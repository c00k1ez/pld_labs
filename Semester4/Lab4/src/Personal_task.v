==> flow/design.v <==
module Personal_task(
input[9:0] SW,
input[1:0] KEY,
input CLK,
output reg[6:0] HEX0,
output reg[6:0] HEX1,
output[9:0] LEDR);
	reg[9:0] shift_reg;
	reg[6:0] cnt;
	reg[3:0] cnt_zero;
	reg[3:0] cnt_ones;
	reg tens;
	reg[6:0] units; 
	initial begin
		cnt = 7'b0000000;
		shift_reg <= 10'b0000000000;
		cnt_ones = 4'b0000;
		cnt_zero = 4'b1010;
		tens = 1'b0;
		units = 7'b0000000;
	end
	always@(posedge CLK) begin
		if (!KEY[1]) begin  
			cnt = 7'b0000000;
			shift_reg <= 10'b0000000000;
			cnt_ones = 4'b0000;
			cnt_zero = 4'b1010;
			tens = 1'b0;
			units = 7'b0000000;
		end else begin
			if (!KEY[0]) begin  
				shift_reg <= SW;
				cnt_ones = shift_reg[0] + shift_reg[1] + shift_reg[2] + shift_reg[3] + shift_reg[4] + shift_reg[5] + shift_reg[6] + shift_reg[7] + shift_reg[8] + shift_reg[9];
				cnt_zero = 10 - cnt_ones;
				if (cnt_ones > cnt_zero) begin 
					cnt = cnt + 1'b1;
				end
			end
		end
		tens = cnt > 9 ? 1 : 0;
		units = cnt - ({7{tens}} & 7'b0001010);
	end
	always@(units) begin
		case (units)
			7'b0000000: HEX0 = 7'b1000000;
			7'b0000001: HEX0 = 7'b1111001;
			7'b0000010: HEX0 = 7'b0100100;
			7'b0000011: HEX0 = 7'b0110000;
			7'b0000100: HEX0 = 7'b0011001;
			7'b0000101: HEX0 = 7'b0010010;
			7'b0000110: HEX0 = 7'b0000010;
			7'b0000111: HEX0 = 7'b1111000;
			7'b0001000: HEX0 = 7'b0000000;
			7'b0001001: HEX0 = 7'b0010000;
			default: HEX0 = 7'b0000000;
		endcase
	end
	always@(tens) HEX1 = tens < 1 ? 7'b1000000 : 7'b1111001;
	assign LEDR = shift_reg;
endmodule
# ---- Tool chain data of Personal_task
# Tool output for the design above, in the order of the flow.
# Lines are those of the file above, counted from 1.
# Library cell names are shortened.
# A cell with - has no value.
dict set report design {
  design {Personal_task}
  clock {CLK}
  library {sky130hd}
  lib_corner {tt_025C_1v80}
}

# ---- After elaboration
# Counts by Yosys on the flattened word-level netlist (proc, flatten, opt, wreduce; memories kept). Register bits leave out memories and registers merged into their read ports (data or address); mux counts leave out enables and synchronous resets folded into registers. Print and check cells are left out. Cells with the same type and inputs are merged into one.
# Yosys's memory passes give these memory sizes; they may raise the number of words (mostly to a power of two), join words into wider ones and drop unused or constant bits.
dict set report bits {
  n_memories 1
  reg_bits 25
  romBits 112
  out_inout_bits 24
}
# name size word_bits read_ports wr line
set memory_table {}
lappend memory_table {{(no name shown)} 16 7 1 0 44} ;# case (units)
dict set report classes {
  addsub 12
  mux 6
  reduce_and_logical 1
  compare 3
}
# operator n
set op_table {}
lappend op_table {{two-way mux 7 bit} 4}
lappend op_table {{adder 4 x 1 -> 4 bit} 6}
lappend op_table {{adder 7 x 1 -> 7 bit (second input constant)} 1}
lappend op_table {{subtractor 7 x 4 -> 7 bit} 1}
lappend op_table {{> comparator 7 x 4 -> 1 bit (second input constant)} 1}
lappend op_table {{two-way mux 6 bit} 1}
lappend op_table {{adder 3 x 1 -> 4 bit} 1}
lappend op_table {{subtractor 4 bit (first input constant)} 1}
lappend op_table {{> comparator 4 bit} 1}
lappend op_table {{adder 2 x 1 -> 3 bit} 1}
lappend op_table {{logical NOT 3 bit} 1}
lappend op_table {{adder 1 x 1 -> 2 bit} 1}
lappend op_table {{less-than comparator 1 bit (second input constant)} 1}
lappend op_table {{two-way mux 1 bit} 1}

# ---- Depth
# Depth = most cells in a row (Yosys ltp): at word level without a register or memory, in the mapped netlist without a sequential cell, where the memories' decode and read muxes count.
dict set report depth {
  word_depth 17
  ABC_AREA 0
  ltp_mapped 23
}

# ---- After synthesis
# Source: synth_stat.txt of the flow (Yosys; design flattened, memories mapped). It holds for the ABC_AREA given above (unset counts as 0); a run with the other value may have another netlist.
# Totals and module areas in this step are rounded.
dict set report synth_totals {
  stdcells 171
  seqArea_um2 480
  mapped_area_um2 1580
  buf_cells 13
  ff_cells 24
}
# cell_type n type_area_um2
set types {}
lappend types {dfxtp_1 24 480.461}
lappend types {ha_1 13 162.656}
lappend types {mux2i_1 15 150.144}
lappend types {fa_1 6 120.115}
lappend types {nor2b_1 14 87.584}
lappend types {inv_1 20 75.072}
lappend types {buf_4 8 60.058}
lappend types {xnor2_1 4 35.034}
lappend types {nor2_1 9 33.782}
lappend types {nand2b_1 5 31.28}
lappend types {a21oi_1 6 30.029}
lappend types {nand2_1 7 26.275}
lappend types {xor2_1 3 26.275}
lappend types {nand3_1 4 20.019}
lappend types {and2_1 3 18.768}
lappend types {xnor2_2 1 16.266}
lappend types {a2111oi_2 1 15.014}
lappend types {a211oi_1 2 15.014}
# Not listed: further types 20, cells in them 26.

# ---- Timing after synthesis
# Path of least setup slack by OpenSTA after synthesis, without wires, with an ideal clock, recovery checks aside; 20% of the period is set as input and as output delay. Where synthesis merged equal registers, the netlist keeps one of their names.
dict set report synth_path {
  path_kind {flip-flop to flip-flop}
  start {register shift_reg[0]}
  end {register units[6]}
  delay_ns 5.566
  t_required_ns 11.866
  t_first_pin_ns 0.000
  setup_time_ns 0.134
  t_arrival_ns 5.432
  driving_pins 23
  clock_period_ns 12.0
  setup_slack_ns 6.434
  synth_period_reached_ns 5.566
}
# "delay_ns" is the arrival time less input delay plus setup time.
# "driving_pins": output pins that drive a net of the path, with the launching flip-flop's if there is one; two outputs of one cell count as two.
# "synth_period_reached_ns" = period - worst setup slack (recovery checks aside). The figure is calculated, with input and output delays left at 20% of the set period.
# The rows between start and end are the longest chain of elaborated cells between them; the timing report does not say that the signal goes this way. Where chains are equally long, one stands for them.
# Each line given opens the expression or statement behind the cell; cells for indexed reads and writes are added by Yosys, which also makes memories of some case tables.
dict set report synth_between {
  path_cell_list {dfxtp_1 inv_1 fa_1 fa_1 fa_1 inv_1 ha_1 inv_1 fa_1 nor2b_1 ha_1 nor2b_1 mux2i_1 o221a_1 or4_4 xnor2_1 and2_1 buf_4 a211oi_1 ha_1 a21o_1 a2111oi_2 xor2_1}
  elab_chain_len 17
  cone_cells 17
  cone_lines 7
  cone_classes {add/sub: 11; compare: 2; mux: 4}
}
# item line
set synth_rtl {}
lappend synth_rtl {{from (decl)} 8} ;# reg[9:0] shift_reg;
lappend synth_rtl {{from (assign)} 25} ;# shift_reg <= 10'b0000000000;
lappend synth_rtl {{from (assign)} 32} ;# shift_reg <= SW;
lappend synth_rtl {{adder 1 x 1 -> 2 bit} 33} ;# cnt_ones = shift_reg[0] + shift_reg[1] + shift_reg[2] + shift_reg[3] + shift_reg[4] + shift_reg[5] + shift_reg ...
lappend synth_rtl {{adder 2 x 1 -> 3 bit} 33}
lappend synth_rtl {{adder 3 x 1 -> 4 bit} 33}
lappend synth_rtl {{adder 4 x 1 -> 4 bit x6} 33}
lappend synth_rtl {{subtractor 4 bit} 34} ;# cnt_zero = 10 - cnt_ones;
lappend synth_rtl {{> comparator 4 bit} 35} ;# if (cnt_ones > cnt_zero) begin
lappend synth_rtl {{two-way mux 7 bit} 35}
lappend synth_rtl {{two-way mux 7 bit} 31} ;# if (!KEY[0]) begin
lappend synth_rtl {{two-way mux 7 bit} 23} ;# if (!KEY[1]) begin
lappend synth_rtl {{> comparator 7 x 4 -> 1 bit} 40} ;# tens = cnt > 9 ? 1 : 0;
lappend synth_rtl {{two-way mux 1 bit} 40}
lappend synth_rtl {{subtractor 7 x 4 -> 7 bit} 41} ;# units = cnt - ({7{tens}} & 7'b0001010);
lappend synth_rtl {{to (assign)} 29} ;# units = 7'b0000000;
lappend synth_rtl {{to (assign)} 41}
lappend synth_rtl {{to (decl)} 13} ;# reg[6:0] units;

# ---- Timing after layout
# Path of least setup slack in the final report of run 1 (OpenROAD, finished layout, wires in). Where an end is a register, its clock arrival counts in the times.
dict set report layout_path {
  path_kind {flip-flop to flip-flop}
  start {register shift_reg[0]}
  end {register units[6]}
  t_arrival_ns 6.11
  driving_pins 22
  clock_period_ns 6.73
  setup_slack_ns 0.82
  setup_time_ns 0.06
  t_first_pin_ns 0.26
  t_required_ns 6.92
}
# The rows between start and end are the longest chain of elaborated cells between them; the timing report does not say that the signal goes this way. Where chains are equally long, one stands for them.
dict set report layout_between {
  path_cell_list {dfxtp_1 inv_1 fa_1 fa_1 fa_1 inv_1 ha_1 inv_1 fa_1 nor2b_1 ha_1 nor2b_1 mux2i_1 o221a_1 or3_1 mux2i_2 or2_1 a211oi_1 ha_1 a21o_1 a2111oi_2 xor2_1}
  elab_chain_len 17
  cone_cells 17
  cone_lines 7
  cone_classes {add/sub: 11; compare: 2; mux: 4}
}
# item line
set layout_rtl {}
lappend layout_rtl {{from (decl)} 8} ;# reg[9:0] shift_reg;
lappend layout_rtl {{from (assign)} 25} ;# shift_reg <= 10'b0000000000;
lappend layout_rtl {{from (assign)} 32} ;# shift_reg <= SW;
lappend layout_rtl {{adder 1 x 1 -> 2 bit} 33} ;# cnt_ones = shift_reg[0] + shift_reg[1] + shift_reg[2] + shift_reg[3] + shift_reg[4] + shift_reg[5] + shift_reg ...
lappend layout_rtl {{adder 2 x 1 -> 3 bit} 33}
lappend layout_rtl {{adder 3 x 1 -> 4 bit} 33}
lappend layout_rtl {{adder 4 x 1 -> 4 bit x6} 33}
lappend layout_rtl {{subtractor 4 bit} 34} ;# cnt_zero = 10 - cnt_ones;
lappend layout_rtl {{> comparator 4 bit} 35} ;# if (cnt_ones > cnt_zero) begin
lappend layout_rtl {{two-way mux 7 bit} 35}
lappend layout_rtl {{two-way mux 7 bit} 31} ;# if (!KEY[0]) begin
lappend layout_rtl {{two-way mux 7 bit} 23} ;# if (!KEY[1]) begin
lappend layout_rtl {{> comparator 7 x 4 -> 1 bit} 40} ;# tens = cnt > 9 ? 1 : 0;
lappend layout_rtl {{two-way mux 1 bit} 40}
lappend layout_rtl {{subtractor 7 x 4 -> 7 bit} 41} ;# units = cnt - ({7{tens}} & 7'b0001010);
lappend layout_rtl {{to (assign)} 29} ;# units = 7'b0000000;
lappend layout_rtl {{to (assign)} 41}
lappend layout_rtl {{to (decl)} 13} ;# reg[6:0] units;

; Top module Personal_task; platform sky130hd; tools Yosys and OpenROAD; 2 stored runs in no particular order. Input and output delays are each 20% of the period that was set; the output load is 0.01 pF.
; "timing.worst_path_ns" = time allowed to the worst setup path (clock period - input delay - output delay, where it has them) - its slack; a late launch clock adds to it, a late capture clock takes from it.
; Results are given in rounded form.

[run 1: settings]
period_ns = 6.73
CAP_MARGIN = 20
CORE_MARGIN = 2
CORE_UTILIZATION = 40
SLEW_MARGIN = 20
[run 1: results]
post_route_util_pct = 52.4
setupTns_ns = 0.000
setup_worst_slack_ns = 0.817
synth_area_um2 = 1580
total_die_area_um2 = 4460
timing.worst_path_ns = 5.91
path_kind = flip-flop to flip-flop

[run 2: settings]
period_ns = 5.88
CORE_UTILIZATION = 23
PLACE_DENSITY = 0.93
CELL_PAD_IN_SITES_DETAIL_PLACEMENT = 2
ABC_AREA = 1
GPL_ROUTABILITY_DRIVEN = 1
CTS_CLUSTER_SIZE = 97
CAP_MARGIN = 25
MIN_ROUTING_LAYER = met2
MAX_ROUTING_LAYER = met5
CORE_MARGIN = 2
SLEW_MARGIN = 20
[run 2: results]
post_route_util_pct = 30.8
setupTns_ns = 0.000
setup_worst_slack_ns = 0.303
synth_area_um2 = 1620
total_die_area_um2 = 7710
timing.worst_path_ns = 5.58
path_kind = flip-flop to flip-flop
