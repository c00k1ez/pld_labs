==> flow/design.v <==
module Device_running_ctrl(
input CLK,
input START_STOP,
output reg device_running
);
	initial begin
		device_running <= 1'b0;
	end
	always@(posedge CLK) begin
		if (!START_STOP) device_running <= ~device_running;
		else device_running <= device_running;
	end
endmodule
module Hundredth_of_second_cnt(
input CLK,
input RESET,
input device_running,
output hundredth_of_second_passed
);
	reg [16:0] pulse_counter;
	assign hundredth_of_second_passed = (pulse_counter == 7'd269999);
	always @(posedge CLK or negedge RESET) begin
		if (!RESET) pulse_counter <= 0;
		else begin 
			if (device_running | hundredth_of_second_passed) begin
				if (hundredth_of_second_passed) pulse_counter <= 0;
				else pulse_counter <= pulse_counter + 1;
			end else pulse_counter <= pulse_counter;
		end
	end
endmodule
module stopwatch (
input CLK_27,
input [1:0] KEY,
output reg [6:0] HEX0,
output reg [6:0] HEX1,
output reg [6:0] HEX2,
output reg [6:0] HEX3
);
	reg [6:0] hundredth_of_second;
	reg [6:0] tenth_of_second;
	reg [6:0] unit_seconds;
	reg [6:0] dec_seconds;
	wire tenth_of_second_counted;
	wire unit_of_second_counted;
	wire dec_of_second_counted;
	wire dec_full;
	wire hundredth_of_second_passed;
	wire tenth_of_second_passed;
	wire unit_of_second_passed;
	wire dec_of_second_passed;
	initial begin
		hundredth_of_second <= 0;
		tenth_of_second <= 0;
		unit_seconds <= 0;
		dec_seconds <= 0; 
	end
	Device_running_ctrl ctrl_module (.CLK(CLK_27), 
					 .START_STOP(KEY[0]), 
					 .device_running(device_running));
	Hundredth_of_second_cnt hundredth_module (.CLK(CLK_27),
						  .RESET(KEY[1]), 
						  .device_running(device_running),
						  .hundredth_of_second_passed(hundredth_of_second_passed));
	assign tenth_of_second_counted = (hundredth_of_second == 7'd9);
	assign unit_of_second_counted = (tenth_of_second == 7'd9);
	assign dec_of_second_counted = (unit_seconds == 7'd9);
	assign dec_full = (dec_seconds == 7'd9);
	assign tenth_of_second_passed = hundredth_of_second_passed & tenth_of_second_counted;
	assign unit_of_second_passed = tenth_of_second_passed & unit_of_second_counted;
	assign dec_of_second_passed = unit_of_second_passed & dec_of_second_counted;
	always@(posedge CLK_27 or negedge KEY[1]) begin 
		if (!KEY[1]) begin
			hundredth_of_second <= 0;
		end
		else begin
			if (tenth_of_second_passed) hundredth_of_second <= 0;
			else if (hundredth_of_second_passed) hundredth_of_second <= hundredth_of_second + 1;
				  else hundredth_of_second <= hundredth_of_second;
			case (hundredth_of_second)
				7'b0000000: HEX3 = 7'b1000000;
				7'b0000001: HEX3 = 7'b1111001;
				7'b0000010: HEX3 = 7'b0100100;
				7'b0000011: HEX3 = 7'b0110000;
				7'b0000100: HEX3 = 7'b0011001;
				7'b0000101: HEX3 = 7'b0010010;
				7'b0000110: HEX3 = 7'b0000010;
				7'b0000111: HEX3 = 7'b1111000;
				7'b0001000: HEX3 = 7'b0000000;
				7'b0001001: HEX3 = 7'b0010000;
				default: HEX3 = 7'b0000000;
			endcase
		end
	end
	always@(posedge CLK_27 or negedge KEY[1]) begin 
		if (!KEY[1]) begin
			tenth_of_second <= 0;
		end
		else begin
			if (unit_of_second_passed) tenth_of_second <= 0;
			else if (tenth_of_second_passed) tenth_of_second <= tenth_of_second + 1;
				  else tenth_of_second <= tenth_of_second;
			case (tenth_of_second)
				7'b0000000: HEX2 = 7'b1000000;
				7'b0000001: HEX2 = 7'b1111001;
				7'b0000010: HEX2 = 7'b0100100;
				7'b0000011: HEX2 = 7'b0110000;
				7'b0000100: HEX2 = 7'b0011001;
				7'b0000101: HEX2 = 7'b0010010;
				7'b0000110: HEX2 = 7'b0000010;
				7'b0000111: HEX2 = 7'b1111000;
				7'b0001000: HEX2 = 7'b0000000;
				7'b0001001: HEX2 = 7'b0010000;
				default: HEX2 = 7'b0000000;
			endcase
		end
	end
	always@(posedge CLK_27 or negedge KEY[1]) begin 
		if (!KEY[1]) begin
			unit_seconds <= 0;
		end
		else begin
			if (dec_of_second_passed) unit_seconds <= 0;
			else if (unit_of_second_passed) unit_seconds <= unit_seconds + 1;
				  else unit_seconds <= unit_seconds;
			case (unit_seconds)
				7'b0000000: HEX1 = 7'b1000000;
				7'b0000001: HEX1 = 7'b1111001;
				7'b0000010: HEX1 = 7'b0100100;
				7'b0000011: HEX1 = 7'b0110000;
				7'b0000100: HEX1 = 7'b0011001;
				7'b0000101: HEX1 = 7'b0010010;
				7'b0000110: HEX1 = 7'b0000010;
				7'b0000111: HEX1 = 7'b1111000;
				7'b0001000: HEX1 = 7'b0000000;
				7'b0001001: HEX1 = 7'b0010000;
				default: HEX1 = 7'b0000000;
			endcase
		end
	end
	always@(posedge CLK_27 or negedge KEY[1]) begin 
		if (!KEY[1]) begin
			dec_seconds <= 0;
		end
		else begin
			if (dec_full) dec_seconds <= 0;
			else if (dec_of_second_passed) dec_seconds <= dec_seconds + 1;
				  else dec_seconds <= dec_seconds;
			case (dec_seconds)
				7'b0000000: HEX0 = 7'b1000000;
				7'b0000001: HEX0 = 7'b1111001;
				7'b0000010: HEX0 = 7'b0100100;
				7'b0000011: HEX0 = 7'b0110000;
				7'b0000100: HEX0 = 7'b0011001;
				7'b0000101: HEX0 = 7'b0010010;
				7'b0000110: HEX0 = 7'b0000010;
				7'b0000111: HEX0 = 7'b1111000;
				7'b0001000: HEX0 = 7'b0000000;
				7'b0001001: HEX0 = 7'b0010000;
				default: HEX0 = 7'b0000000;
			endcase
		end
	end
endmodule
* Reports on stopwatch *
What the tools print for stopwatch, step after step.
Line numbers count from 1 in the design file above.
Operators carry their Yosys type and port widths (W data, S select, Z words).
Library cell names are shortened.
A cell with n/a has no value.

set-up
  top = stopwatch
  clock input = CLK_27
  cell library = sky130hd
  library corner = tt_025C_1v80

* Word-level counts *
Counts by Yosys on the flattened word-level netlist (proc, flatten, opt, wreduce; memories kept). Register bits leave out memories and registers merged into their read ports (data or address). Print and check cells are left out. Cells with the same type and inputs are merged into one.
Memory sizes are those after Yosys's memory passes, which may raise the word count (mostly to a power of two), join words into wider ones and drop unused or constant bits.

cells by class
  bitwise logic cells = 5
  multiplexer cells = 9
  reductions and logical operators = 12
  equal/unequal tests = 5
  add/sub/neg operators = 5

operator list
  kind                     count
  $mux W7                  8
  $add A7 B1 Y7 const B    4
  $eq A7 B4 Y1 const B     4
  $add A17 B1 Y17 const B  1
  $eq A17 B6 Y1 const B    1
  $mux W17                 1
  $logic_not A3 Y1         4
  $reduce_bool A2 Y1       4
  $logic_not A1 Y1         4
  $and A1 B1 Y1            3
  $or A1 B1 Y1             1
  $not A1 Y1               1

storage and ports
  bits in registers = 46
  clocked read ports x word width = 28
  bits in read-only memories = 448
  output and inout port bits = 28
  memory cells = 4

memory list
  name             depth  width  rd ports  write ports  RTL line  source
  (no name shown)  16     7      1         0            149       case (dec_seconds)
  (no name shown)  16     7      1         0            126       case (unit_seconds)
  (no name shown)  16     7      1         0            103       case (tenth_of_second)
  (no name shown)  16     7      1         0            80        case (hundredth_of_second)

* Logic depth *
Yosys ltp: most cells in a row. Word level: on the elaborated netlist, between registers, memories and ports. Mapped: between sequential cells and ports; inverters and the memories' decode and read muxes count.

logic depth
  depth after elaboration = 6
  ABC_AREA = 0
  depth in mapped cells = 7

* Mapped cells and area *
The flow's flattened synthesis, as Yosys stat reports it; memories are mapped. The netlist is that of the ABC_AREA named above (0 if unset); the other value can give another one.
The area totals of this step are shown rounded.

cell types
  cell type  count  area in all (µm²)
  dfrtp_1    45     1126.08
  edfxtp_1   29     870.835
  ha_1       21     262.752
  xnor2_1    17     148.893
  o21ai_0    24     120.115
  nor2_1     31     116.362
  nand2_1    26     97.594
  nand3_1    19     95.091
  xor2_1     8      70.067
  a21oi_1    12     60.058
  inv_1      16     60.058
  nor3_1     11     55.053
  o31ai_1    7      52.55
  nand4_1    8      50.048
  nor4b_4    2      47.546
  nor4_4     2      42.541
  and3_1     5      31.28
  nor4_1     5      31.28

Not listed: further types 29, cells in them 47.

mapped netlist
  mapped flip-flops = 74
  cell count = 335
  buffer cells = 8
  sequential part of the area = 0.002 mm²
  cell area after synthesis = 0.0037 mm²

By module: a second synthesis without flattening, with its own total; a netlist apart from the flattened one above.

second synthesis, totals
  cells (unflattened synthesis) = 339
  area (unflattened synthesis) = 0.0037 mm²

Each row is one instance without its submodules.

by module
  module                   cells  sequential area (mm²)  area (mm²)  times used
  stopwatch                260    0.0015                 0.0029      1
  Hundredth_of_second_cnt  76     0.00043                0.00083     1
  Device_running_ctrl      3      0.00003                0.000038    1

* Path before layout *
Source: OpenSTA report_checks on the synthesized netlist (no wires, ideal clock, input and output delay 20% of the period each), path of least setup slack; recovery checks are left aside. Register names are those of the netlist, which keeps one name where synthesis merged equal registers.

path after synthesis
  path type = register to register
  start point = register hundredth_of_second[1]
  end point = register dec_seconds[4]
  arrival time = 1.855 ns
  required time = 2.533 ns
  period = 2.66 ns
  setup time = 0.127 ns
  path slack = 0.677 ns
  path delay = 1.982 ns
  stages = 8
  synthesis period reached = 1.983 ns

"path delay" = arrival - input delay + setup time.
"stages" counts driving pins, that of a launching flip-flop among them; a cell with two outputs on the path counts twice.
"synthesis period reached" = period - worst setup slack (recovery checks aside). The figure is calculated, with input and output delays left at 20% of the set period.
Between the ends stands the longest chain of elaborated cells between them, by number of cells; it is not shown to be the way that was timed. Of several equally long chains one is given.
A line is the first line of the expression or statement that the cell stems from. Yosys adds cells for indexed reads and writes and turns some case tables into memories.
At most two assigning lines are given for a register; there are more.

between the ends, after synthesis
  cell sequence = dfrtp_1 -> inv_1 -> ha_1 -> and2b_2 -> nand3_2 -> nor4_4 -> nand4_1 -> mux2_1
  length of the longest elaborated chain = 6
  elaborated cells between the ends (all ways) = 7
  source lines of those cells = 6
  classes of those cells = 1 x eq/ne; 2 x mux; 3 x logic; 1 x reduce/logical

ends and longest elaborated chain, after synthesis
  what           RTL line  source
  from (decl)    40        reg [6:0] hundredth_of_second;
  from (assign)  78        else if (hundredth_of_second_passed) hundredth_of_second <= hundredth_of_second + 1;
  from (assign)  79        else hundredth_of_second <= hundredth_of_second;
  $eq A7 B4 Y1   65        assign tenth_of_second_counted = (hundredth_of_second == 7'd9);
  $and A1 B1 Y1  69        assign tenth_of_second_passed = hundredth_of_second_passed & tenth_of_second_counted;
  $and A1 B1 Y1  70        assign unit_of_second_passed = tenth_of_second_passed & unit_of_second_counted;
  $and A1 B1 Y1  71        assign dec_of_second_passed = unit_of_second_passed & dec_of_second_counted;
  $mux W7        147       else if (dec_of_second_passed) dec_seconds <= dec_seconds + 1;
  $mux W7        146       if (dec_full) dec_seconds <= 0;
  to (assign)    147
  to (assign)    148       else dec_seconds <= dec_seconds;
  to (decl)      43        reg [6:0] dec_seconds;

* Path in the finished layout *
From the final timing report of flow run A: the path of least setup slack in the routed layout; clock arrival at registers is part of the times.

path post-layout
  path type = register to register
  start point = register hundredth_of_second[1]
  end point = register dec_seconds[4]
  period = 3.2 ns
  required time = 3.41 ns
  stages = 8
  setup time = 0.12 ns
  arrival time = 2.47 ns
  path slack = 0.94 ns

Between the ends stands the longest chain of elaborated cells between them, by number of cells; it is not shown to be the way that was timed. Of several equally long chains one is given.
At most two assigning lines are given for a register; there are more.

between the ends, post-layout
  cell sequence = dfrtp_1 -> inv_1 -> ha_1 -> and2b_2 -> nand3_2 -> nor4_4 -> nand4_1 -> mux2_1
  length of the longest elaborated chain = 6
  elaborated cells between the ends (all ways) = 7
  source lines of those cells = 6
  classes of those cells = 1 x eq/ne; 2 x mux; 3 x logic; 1 x reduce/logical

ends and longest elaborated chain, post-layout
  what           RTL line  source
  from (decl)    40        reg [6:0] hundredth_of_second;
  from (assign)  78        else if (hundredth_of_second_passed) hundredth_of_second <= hundredth_of_second + 1;
  from (assign)  79        else hundredth_of_second <= hundredth_of_second;
  $eq A7 B4 Y1   65        assign tenth_of_second_counted = (hundredth_of_second == 7'd9);
  $and A1 B1 Y1  69        assign tenth_of_second_passed = hundredth_of_second_passed & tenth_of_second_counted;
  $and A1 B1 Y1  70        assign unit_of_second_passed = tenth_of_second_passed & unit_of_second_counted;
  $and A1 B1 Y1  71        assign dec_of_second_passed = unit_of_second_passed & dec_of_second_counted;
  $mux W7        147       else if (dec_of_second_passed) dec_seconds <= dec_seconds + 1;
  $mux W7        146       if (dec_full) dec_seconds <= 0;
  to (assign)    147
  to (assign)    148       else dec_seconds <= dec_seconds;
  to (decl)      43        reg [6:0] dec_seconds;

Wiki page: stopwatch / flow data

stopwatch through Yosys and OpenROAD on sky130hd: 2 stored runs, unordered, with their settings and measured results. The constraints put input and output delay at 20% of the set period each and load the outputs with 0.01 pF.
By "clock period reached" is meant the clock period of the run minus its worst setup slack. This is arithmetic on one report: input and output delays are still those of the set period (20% each).
By "time on the worst setup path" is meant the share of the clock period that the worst setup path is allowed (20% is reserved at inputs, 20% at outputs), minus its slack. Clock arrival times at its registers enter into it.
"overall power": no workload was simulated; the value follows from the tool's default switching activity.
The results are shown rounded.
Settings: . = not set for that run.
A result given as . is not shown for that run.

name                                    flow run A            flow run B
period_ns                               3.2                   2.27
CORE_UTILIZATION                        33                    64
SETUP_SLACK_MARGIN                      0.61                  0.45
PLACE_DENSITY_LB_ADDON                  0.15                  0.25
CORE_ASPECT_RATIO                       0.98                  .
CORE_MARGIN                             3                     10
CELL_PAD_IN_SITES_GLOBAL_PLACEMENT      0                     .
GPL_TIMING_DRIVEN                       0                     1
CTS_CLUSTER_SIZE                        75                    40
MIN_ROUTING_LAYER                       met1                  .
CAP_MARGIN                              20                    20
SLEW_MARGIN                             20                    35
CELL_PAD_IN_SITES_DETAIL_PLACEMENT      .                     1
ABC_AREA                                .                     1
CTS_CLUSTER_DIAMETER                    .                     159
overall power (W)                       0.0026                .
die area (mm²)                          0.013                 .
time on the worst setup path (ns)       2.26                  .
worst setup path type                   register to register  .
worst setup slack after layout (ns)     0.94                  .
total negative slack (ns)               0.000                 .
standard-cell area after routing (mm²)  0.0046                .
utilization of the finished layout (%)  42                    .
netlist area reported by Yosys (mm²)    0.0037                .
clock period reached (ns)               2.256                 .

Flow run B: stopped before the end: clock tree synthesis reported DPL-0033
